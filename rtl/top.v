==> flow/design.v <==
module ALU #(
    parameter WIDTH = 8
)(
    input logic signed [WIDTH-1:0] in1, in2,
    input logic [1:0] op,
    input logic invalid_data,
    output logic signed [2*WIDTH-1:0] out,
    output logic zero,
    output logic error
);
always_comb
begin
    if (invalid_data || ((op==2'b11)&&(in2==0)))  
        error = 1;
    else
        error = 0;
end
always_comb
begin
    case (op)
        2'b00: out = (!error)?in1+in2:-1;
        2'b01: out = (!error)?in1-in2:-1;
        2'b10: out = (!error)?in1*in2:-1;
        2'b11: out = (!error)?in1/in2:-1; 
        default: out = -1;
    endcase
end
always_comb
begin
    if (out==0)
        zero = 1;
    else
        zero = 0;
end
endmodule
module control (
    input logic clk, rst, p_error,
    input logic [6:0] cmd_in,
    output logic aluin_reg_en, datain_reg_en, aluout_reg_en,
    output logic memoryWrite, memoryRead, selmux2,
    output logic invalid_data,
    output logic [1:0] in_select_a, in_select_b,
    output logic [1:0] opcode
);
    typedef enum logic [1:0]{INIT,FETCH,EXECUTE,STORE} state_type;
    state_type state, nextstate;
    always_comb
        case (state)
            INIT: nextstate = FETCH;
            FETCH: nextstate = EXECUTE;
            EXECUTE: nextstate = STORE;
            STORE: nextstate = FETCH;
            default: nextstate = INIT;
        endcase
    always_ff@(posedge clk or posedge rst)
        if(rst)
            state <= INIT;
        else
            state <= nextstate;
    always_comb
        case (state)
            INIT:   begin
                        aluin_reg_en = 1'b0;
                        aluout_reg_en = 1'b0;
                        datain_reg_en = 1'b1;  
                        memoryWrite = 1'b0;
                        memoryRead = 1'b0;
                        selmux2 = 1'd0;
                        invalid_data = 1'd0;
                        in_select_a = 2'd0;
                        in_select_b = 2'd0;
                        opcode = 2'd0;
                    end
            FETCH:  begin
                        aluin_reg_en = ((cmd_in==3'b111)||(cmd_in==3'b100))?1'b0:1'b1;  
                        aluout_reg_en = 1'b0;
                        datain_reg_en = 1'b0;
                        memoryWrite = 1'b0;
                        memoryRead = 1'b0;
                        selmux2 = 1'd0;
                        invalid_data = 1'd0;
                        in_select_a = cmd_in[6:5];
                        in_select_b = cmd_in[4:3];
                        opcode = 2'd0;
                    end
            EXECUTE:begin
                        if (!cmd_in[2])  
                        begin
                            aluin_reg_en = 1'b0;
                            aluout_reg_en = ((cmd_in[2:0]==3'b111)||(cmd_in[2:0]==3'b100))?1'b0:1'b1;  
                            datain_reg_en = 1'b0;
                            memoryWrite = 1'b0;
                            memoryRead = 1'b0;
                            selmux2 = 1'd0;
                            invalid_data = ((cmd_in[6:5]==2'b11)||(cmd_in[4:3]==2'b11))?p_error:1'b0;
                            in_select_a = 2'd0;
                            in_select_b = 2'd0;
                            opcode = cmd_in[1:0];
                        end
                        else
                        begin
                            if (cmd_in[2:0]==3'b111 || cmd_in[2:0]==3'b100)  
                            begin
                                aluin_reg_en = 1'b0;
                                aluout_reg_en = 1'b0;
                                datain_reg_en = 1'b0;
                                memoryWrite = 1'd0;
                                memoryRead = 1'd0;
                                selmux2 = 1'd0;
                                invalid_data = 1'b0;
                                in_select_a = 2'd0;
                                in_select_b = 2'd0;
                                opcode = 2'd0;
                            end
                            else
                            begin  
                                aluin_reg_en = 1'b0;
                                aluout_reg_en = ((cmd_in[2:0]==3'b111)||(cmd_in[2:0]==3'b100)||cmd_in[1])?1'b0:1'b1;  
                                datain_reg_en = 1'b0;
                                memoryWrite = cmd_in[1];
                                memoryRead = cmd_in[0];
                                selmux2 = 1'b1;
                                invalid_data = 1'b0;
                                in_select_a = 2'd0;
                                in_select_b = 2'd0;
                                opcode = 2'd0;
                            end
                        end
                    end
            STORE:  begin
                        aluin_reg_en = 1'b0;
                        aluout_reg_en = 1'b0;
                        datain_reg_en = 1'b1;  
                        memoryWrite = 1'b0;
                        memoryRead = 1'b0;
                        selmux2 = 1'd0;
                        invalid_data = 1'd0;
                        in_select_a = 2'd0;
                        in_select_b = 2'd0;
                        opcode = 2'd0;
                    end      
            default:begin
                        aluin_reg_en = 1'b0;
                        aluout_reg_en = 1'b0;
                        datain_reg_en = 1'b1;  
                        memoryWrite = 1'b0;
                        memoryRead = 1'b0;
                        selmux2 = 1'd0;
                        invalid_data = 1'd0;
                        in_select_a = 2'd0;
                        in_select_b = 2'd0;
                        opcode = 2'd0;
                    end
        endcase
endmodule
module memory #(
    parameter WIDTH = 8
)(
    input logic clk, memoryWrite, memoryRead,
    input logic [2*WIDTH-1:0] memoryWriteData,
    input logic [7:0] memoryAddress,
    output logic [2*WIDTH-1:0] memoryOutData
);
logic [2*WIDTH:0] mem [255:0];
assign memoryOutData = (memoryRead && !memoryWrite)? mem[memoryAddress]:0;
logic [2*WIDTH-1:0] mem_next;
always_comb
begin
    if (memoryWrite && !memoryRead)
        mem_next = memoryWriteData;
    else
        mem_next = mem[memoryAddress];
end
always_ff@(posedge clk)
begin
    mem[memoryAddress] <= mem_next;
end
endmodule
module mux4 #(
	parameter WIDTH= 8
	)(
	input logic [WIDTH-1:0]	din1, din2, din3, din4,
	input logic [1:0]		select,
	output logic [WIDTH-1:0] 	dout
);
always_comb
begin
	case (select)
		2'b00 :	dout = din1;
		2'b01 :	dout = din2;
		2'b10 :	dout = din3;
		2'b11 :	dout = din4;
		default: dout = din1;		
	endcase
end
endmodule
module mux4_registered #(
	parameter WIDTH=8
	)(
	input logic clk, rst, wr_en,
	input logic [1:0] sel,
	input logic [WIDTH-1:0] in1, in2, in3, in4,
	output logic [WIDTH-1:0] out
);
logic [WIDTH-1:0] mux4_out;
mux4 #(WIDTH) U1 (.din1(in1),.din2(in2),.din3(in3),.din4(in4),.select(sel),.dout(mux4_out));
register_bank #(WIDTH) U2 (clk, rst, wr_en, mux4_out, out);
endmodule
module register_bank #(
	parameter WIDTH = 8
	)(
	input logic clk,
	input logic rst,
	input logic wr_en,
	input logic [WIDTH-1:0] in,
	output logic [WIDTH-1:0] out
);
always_ff@(posedge clk or posedge rst)
begin
	if (rst)
		out <= 'd0;
	else if (wr_en)
		out <= in;
	else
		out <= out;
end
endmodule
module top #(
    parameter WIDTH = 8
    )(
    input logic clk, rst,
    input logic [6:0] cmdin,
    input logic [WIDTH-1:0] din_1, din_2, din_3,
    output logic [WIDTH-1:0] dout_low, dout_high,
    output logic zero, error
);
logic [6:0] datain;
logic [2*WIDTH-1:0] alu_out_reg;
logic selmux2;
logic [WIDTH-1:0] mux_a_out;
logic [WIDTH-1:0] mux_b_out;
logic [2*WIDTH-1:0] mux2_out;
logic [1:0] opcode;
logic invalid_data;
logic [2*WIDTH-1:0] alu_out;
logic [2*WIDTH-1:0] memoryOutData;
logic [1:0] in_select_a, in_select_b;
logic aluin_reg_en, aluout_reg_en, datain_reg_en, 
        zero_flag, error_flag, zero_flag_out,error_flag_out,
        memoryWrite, memoryRead;
assign zero = zero_flag_out;
assign error = error_flag_out;
assign dout_low = alu_out_reg[WIDTH-1:0];
assign dout_high = alu_out_reg[2*WIDTH-1:WIDTH];
control ctrl_inst (
    .clk(clk),
    .rst(rst),
    .p_error(error_flag_out),
    .cmd_in(datain),  
    .aluin_reg_en(aluin_reg_en),
    .datain_reg_en(datain_reg_en),
    .aluout_reg_en(aluout_reg_en),
    .memoryWrite(memoryWrite),
    .memoryRead(memoryRead),
    .selmux2(selmux2),
    .invalid_data(invalid_data),
    .in_select_a(in_select_a),  
    .in_select_b(in_select_b),  
    .opcode(opcode)        
);
register_bank #(7) datain_reg (  
	.clk(clk),
	.rst(rst),
	.wr_en(datain_reg_en),
	.in(cmdin),	 
	.out(datain)	 
);
register_bank #(2*WIDTH) aluout_reg (
	.clk(clk),
	.rst(rst),
	.wr_en(aluout_reg_en),
	.in(mux2_out),	 
	.out(alu_out_reg)	 
);
register_bank #(2) flags_reg (
	.clk(clk),
	.rst(rst),
	.wr_en(aluout_reg_en),
	.in({zero_flag,error_flag}),	 
	.out({zero_flag_out,error_flag_out})	 
);
mux4_registered #(WIDTH) mux_a_reg (
	.clk(clk),
	.rst(rst),
	.wr_en(aluin_reg_en),
	.sel(in_select_a),	 
	.in1(din_1),	 
	.in2(din_2),	 
	.in3(din_3),	 
	.in4(alu_out_reg[2*WIDTH-1:WIDTH]),	 
	.out(mux_a_out)	 
);
mux4_registered #(WIDTH) mux_b_reg (
	.clk(clk),
	.rst(rst),
	.wr_en(aluin_reg_en),
	.sel(in_select_b),	 
	.in1(din_1),	 
	.in2(din_2),	 
	.in3(din_3),	 
	.in4(alu_out_reg[WIDTH-1:0]),	 
	.out(mux_b_out)	 
);
assign mux2_out = (selmux2)?alu_out:memoryOutData;
ALU #(WIDTH) ALU_inst (
    .in1(mux_a_out),  
    .in2(mux_b_out),  
    .op(opcode),   
    .invalid_data(invalid_data),
    .out(alu_out),  
    .zero(zero_flag),
    .error(error_flag)
);
memory #(WIDTH) mem_inst (
    .clk(clk),
    .memoryWrite(memoryWrite),
    .memoryRead(memoryRead),
    .memoryWriteData(alu_out_reg),   
    .memoryAddress(din_1),       
    .memoryOutData(memoryOutData)     
);
endmodule
# From RTL to reports: top
# Tool output for the design above, in the order of the flow.
# Line numbers count from 1 in the design file above.
# Library cell names are shortened.
design:
  top: "top"
  clock_port: "clk"
  library: "sky130hd"
  corner: "tt_025C_1v80"

# After elaboration
# Yosys after proc, flatten, opt, wreduce and memory -nomap, before mapping. Memory bits, and registers merged into a memory's read port (data or address), are not among the register bits. Print and check cells are not counted. Equal cells are merged and count once.
# Yosys's memory passes give these memory sizes; they may raise the number of words (mostly to a power of two), join words into wider ones and drop unused or constant bits.
op_classes:
  addsub: 2
  multipliers: 1
  div_mod_pow: 1
  n_eq: 18
  muxes: 36
  reduce_and_logical: 20
ops:
  columns: ["op", "count"]
  rows:
  - ["divider 8 x 8 -> 32 bit", 1]
  - ["multiplier 8 x 8 -> 16 bit", 1]
  - ["2-to-1 mux 16 bit", 7]
  - ["parallel mux 16 bit (select 4 bit)", 1]
  - ["parallel mux 8 bit (select 4 bit)", 2]
  - ["== test 2 bit with constant B", 10]
  - ["logical NOT 16 bit", 1]
  - ["== test 7 x 3 -> 1 bit with constant B", 2]
  - ["2-to-1 mux 1 bit", 14]
  - ["parallel mux 1 bit (select 2 bit)", 7]
  - ["parallel mux 2 bit (select 2 bit)", 3]
  - ["adder 8 x 8 -> 9 bit", 1]
  - ["subtractor 8 x 8 -> 9 bit", 1]
  - ["== test 2 x 1 -> 1 bit with constant B", 4]
  - ["logical NOT 2 bit", 4]
  - ["logical NOT 8 bit", 1]
  - ["== test 3 bit with constant B", 2]
  - ["OR reduction 3 bit", 2]
  - ["parallel mux 2 bit (select 3 bit)", 1]
  - ["logical OR 1 bit", 5]
  - ["OR reduction 2 bit", 2]
  - ["logical AND 1 bit", 3]
  - ["logical NOT 1 bit", 2]
  - ["2-to-1 mux 2 bit", 1]
word_totals:
  register_bits: 43
  mem_bits_rw: 4096
  memories: 1
  input_bits: 33
memory_table:
  columns: ["name", "size", "word_bits", "read_ports", "wr", "line", "source"]
  rows:
  - ["mem_inst.mem", 256, 16, 1, 1, 164, "logic [2*WIDTH:0] mem [255:0];"]

# Depth
# Yosys ltp: most cells in a row. Word level: on the elaborated netlist, between registers, memories and ports. Mapped: between sequential cells and ports; inverters and the memories' decode and read muxes count.
logic_depth:
  ltp_word: 11
  abc_area: 0
  depth_mapped: 329

# Netlist
# Yosys stat after the flow's synthesis: flattened, memories mapped to cells. It holds for the ABC_AREA given above (unset counts as 0); a run with the other value may have another netlist.
# The area totals of this step are shown rounded.
by_type:
  columns: ["cell_type", "count", "area_total_um2"]
  rows:
  - ["ha_1", 577, 7.22E+03]
  - ["a21oi_1", 454, 2.27E+03]
  - ["xnor2_1", 239, 2.09E+03]
  - ["nand2_1", 521, 1.96E+03]
  - ["nor2_1", 488, 1.83E+03]
  - ["o21ai_0", 288, 1.44E+03]
  - ["fa_1", 57, 1.14E+03]
  - ["a21o_1", 148, 1.11E+03]
  - ["dfrtp_1", 44, 1.1E+03]
  - ["xor2_1", 120, 1.05E+03]
  - ["o21a_1", 128, 960.922]
  - ["inv_1", 241, 904.618]
  - ["nor3_1", 137, 685.658]
  - ["mux2_2", 59, 664.387]
  - ["clkbuf_1", 138, 517.997]
  - ["a211oi_1", 68, 510.49]
  - ["nand3_1", 100, 500.48]
  - ["mux2i_1", 45, 450.432]
# Other cell types: 81; their cells: 1103.
mapped:
  stdcells: 4955
  mapped_area_um2: 34600
  seqArea_um2: 1130
  ffs: 45
  buf_cells: 182
# The figures by module come from a second, unflattened synthesis with its own total; it is not the netlist above.
hier_totals:
  cells_unflattened: 12197
  area_unflattened_um2: 192000
# Rows give one instance, submodules left out.
by_module:
  columns: ["module", "instances", "cells", "area_um2"]
  rows:
  - ["memory (WIDTH=8)", 1, 7338, 157000]
  - ["ALU (WIDTH=8)", 1, 4701, 32300]
  - ["register_bank (WIDTH=8)", 2, 18, 335]
  - ["register_bank (WIDTH=16)", 1, 35, 653]
  - ["mux4 (WIDTH=8)", 2, 10, 196]
  - ["register_bank (WIDTH=7)", 1, 16, 295]
  - ["control", 1, 28, 259]
  - ["top", 1, 18, 249]
  - ["register_bank (WIDTH=2)", 1, 5, 76.3]
  - ["mux4_registered (WIDTH=8)", 2, 0, 0.0]

# Timing after synthesis
# Source: OpenSTA report_checks on the synthesized netlist (no wires, ideal clock, input and output delay 20% of the period each), path of least setup slack; recovery checks are left aside. Register names are those of the netlist, which keeps one name where synthesis merged equal registers.
synth_timing:
  kind: "reg-to-reg"
  start: "register mux_b_reg.U2.out[0]"
  end: "register flags_reg.out[1]"
  tclk_ns: 82.7
  setup_ns: 0.077
  t_first_pin_ns: 0.000
  arrival_time_ns: 65.577
  t_required_ns: 82.623
  setup_slack_ns: 17.046
  path_delay_ns: 65.654
  stages: 295
  period_less_setup_slack_ns: 65.654
# "path_delay_ns" is the arrival time less input delay plus setup time.
# "stages": output pins that drive a net of the path, with the launching flip-flop's if there is one; two outputs of one cell count as two.
# "period_less_setup_slack_ns" = period - worst setup slack (recovery checks aside). The figure is calculated, with input and output delays left at 20% of the set period.
# A register here has more assigning lines than the two given.
synth_via:
  cell_sequence: "dfrtp_1 -> buf_2 -> inv_1 -> ha_1 -> nor2b_1 -> xnor2_1 -> ha_1 -> o211a_1 -> a211oi_1 -> nor3_1 -> mux2_2 -> ha_1 -> o21a_1 -> o22ai_1 -> or4b_1 -> a21oi_1 -> ha_1 -> a21oi_1 -> [259 not listed] -> o221ai_1 -> ha_1 -> a21o_1 -> a21o_1 -> a211oi_1 -> o21a_1 -> o21ai_0 -> a21oi_1 -> nor2b_1 -> ha_1 -> nor2_1 -> or3_1 -> a211oi_1 -> o211ai_1 -> a31oi_1 -> o211ai_1 -> o41a_1 -> a21oi_1"
  cells_between: 15
  lines_between: 7
synth_rtl:
  columns: ["element", "line", "source"]
  rows:
  - ["start: declaration", 216, "output logic [WIDTH-1:0] out"]
  - ["start: assignment", 223, "out <= in;"]
  - ["start: assignment", 225, "out <= out;"]
  - ["end: assignment", 223, null]
  - ["end: assignment", 225, null]
  - ["end: declaration", 216, null]
# Chain of elaborated cells between the ends: none given.

# Timing after layout
# Path of least setup slack in the final report of job 1 (OpenROAD, finished layout, wires in). Where an end is a register, its clock arrival counts in the times.
layout_timing:
  kind: "reg-to-reg"
  start: "register mux_b_reg.U2.out[1]"
  end: "register flags_reg.out[1]"
  tclk_ns: 82.0
  setup_ns: 0.07
  t_first_pin_ns: 0.30
  arrival_time_ns: 78.41
  t_required_ns: 82.22
  setup_slack_ns: 3.81
  stages: 269
# A register here has more assigning lines than the two given.
layout_via:
  cell_sequence: "dfrtp_1 -> inv_1 -> ha_1 -> nor2b_1 -> xnor2_2 -> ha_1 -> o211a_1 -> a211oi_1 -> nor3_1 -> mux2_2 -> ha_1 -> or3_1 -> o22ai_1 -> or4b_1 -> a21oi_1 -> ha_1 -> a21oi_1 -> nand2_1 -> [233 not listed] -> o221ai_1 -> ha_1 -> a21o_1 -> a21o_1 -> a211oi_1 -> o21a_1 -> o21ai_0 -> a21oi_1 -> nor2b_1 -> ha_1 -> nor2_1 -> or3_1 -> a211oi_1 -> o211ai_1 -> a31oi_1 -> o211ai_1 -> o41a_1 -> a21oi_1"
  cells_between: 15
  lines_between: 7
layout_rtl:
  columns: ["element", "line", "source"]
  rows:
  - ["start: declaration", 216, "output logic [WIDTH-1:0] out"]
  - ["start: assignment", 223, "out <= in;"]
  - ["start: assignment", 225, "out <= out;"]
  - ["end: assignment", 223, null]
  - ["end: assignment", 225, null]
  - ["end: declaration", 216, null]
# Chain of elaborated cells between the ends: none given.

# Flow measurements of top on sky130hd: 2 stored runs with different settings, listed in no order. Input and output delays are each 20% of the period that was set; the output load is 0.01 pF.
# By "clock_period_reached_ns" is meant the clock period of the run minus its worst setup slack. This is arithmetic on one report: input and output delays are still those of the set period (20% each).
# "timing.worst_path_ns" = time allowed to the worst setup path (clock period - input delay - output delay, where it has them) - its slack; a late launch clock adds to it, a late capture clock takes from it.
# The results are shown rounded.
runs:
  - name: "job 1"
    settings:
      period_ns: 82.0
      CORE_UTILIZATION: 69
      PLACE_DENSITY_LB_ADDON: 0.22
      CORE_ASPECT_RATIO: 1.63
      CORE_MARGIN: 6
      GPL_ROUTABILITY_DRIVEN: 0
      CTS_CLUSTER_SIZE: 18
      CTS_CLUSTER_DIAMETER: 347
      CAP_MARGIN: 20
      SLEW_MARGIN: 20
    results:
      timing.worst_path_ns: 78.19
      critical_path_type: "reg-to-reg"
      yosys.chip_area_um2: 34600
      clock_period_reached_ns: 78.186
      worst_setup_slack_ns: 3.81
      dieArea_um2: 55900
      finish.utilization_pct: 75.1
  - name: "job 2"
    settings:
      period_ns: 103.0
      CORE_UTILIZATION: 41
      SETUP_SLACK_MARGIN: -2.0
      PLACE_DENSITY_LB_ADDON: 0.06
      ABC_AREA: 0
      GPL_TIMING_DRIVEN: 0
      GPL_ROUTABILITY_DRIVEN: 0
      CTS_CLUSTER_DIAMETER: 270
      MIN_ROUTING_LAYER: "met1"
      CAP_MARGIN: 20
      CORE_MARGIN: 2
      SLEW_MARGIN: 20
    results:
      timing.worst_path_ns: 95.32
      critical_path_type: "reg-to-reg"
      yosys.chip_area_um2: 34600
      clock_period_reached_ns: 95.321
      worst_setup_slack_ns: 7.68
      dieArea_um2: 86800
      finish.utilization_pct: 45.7
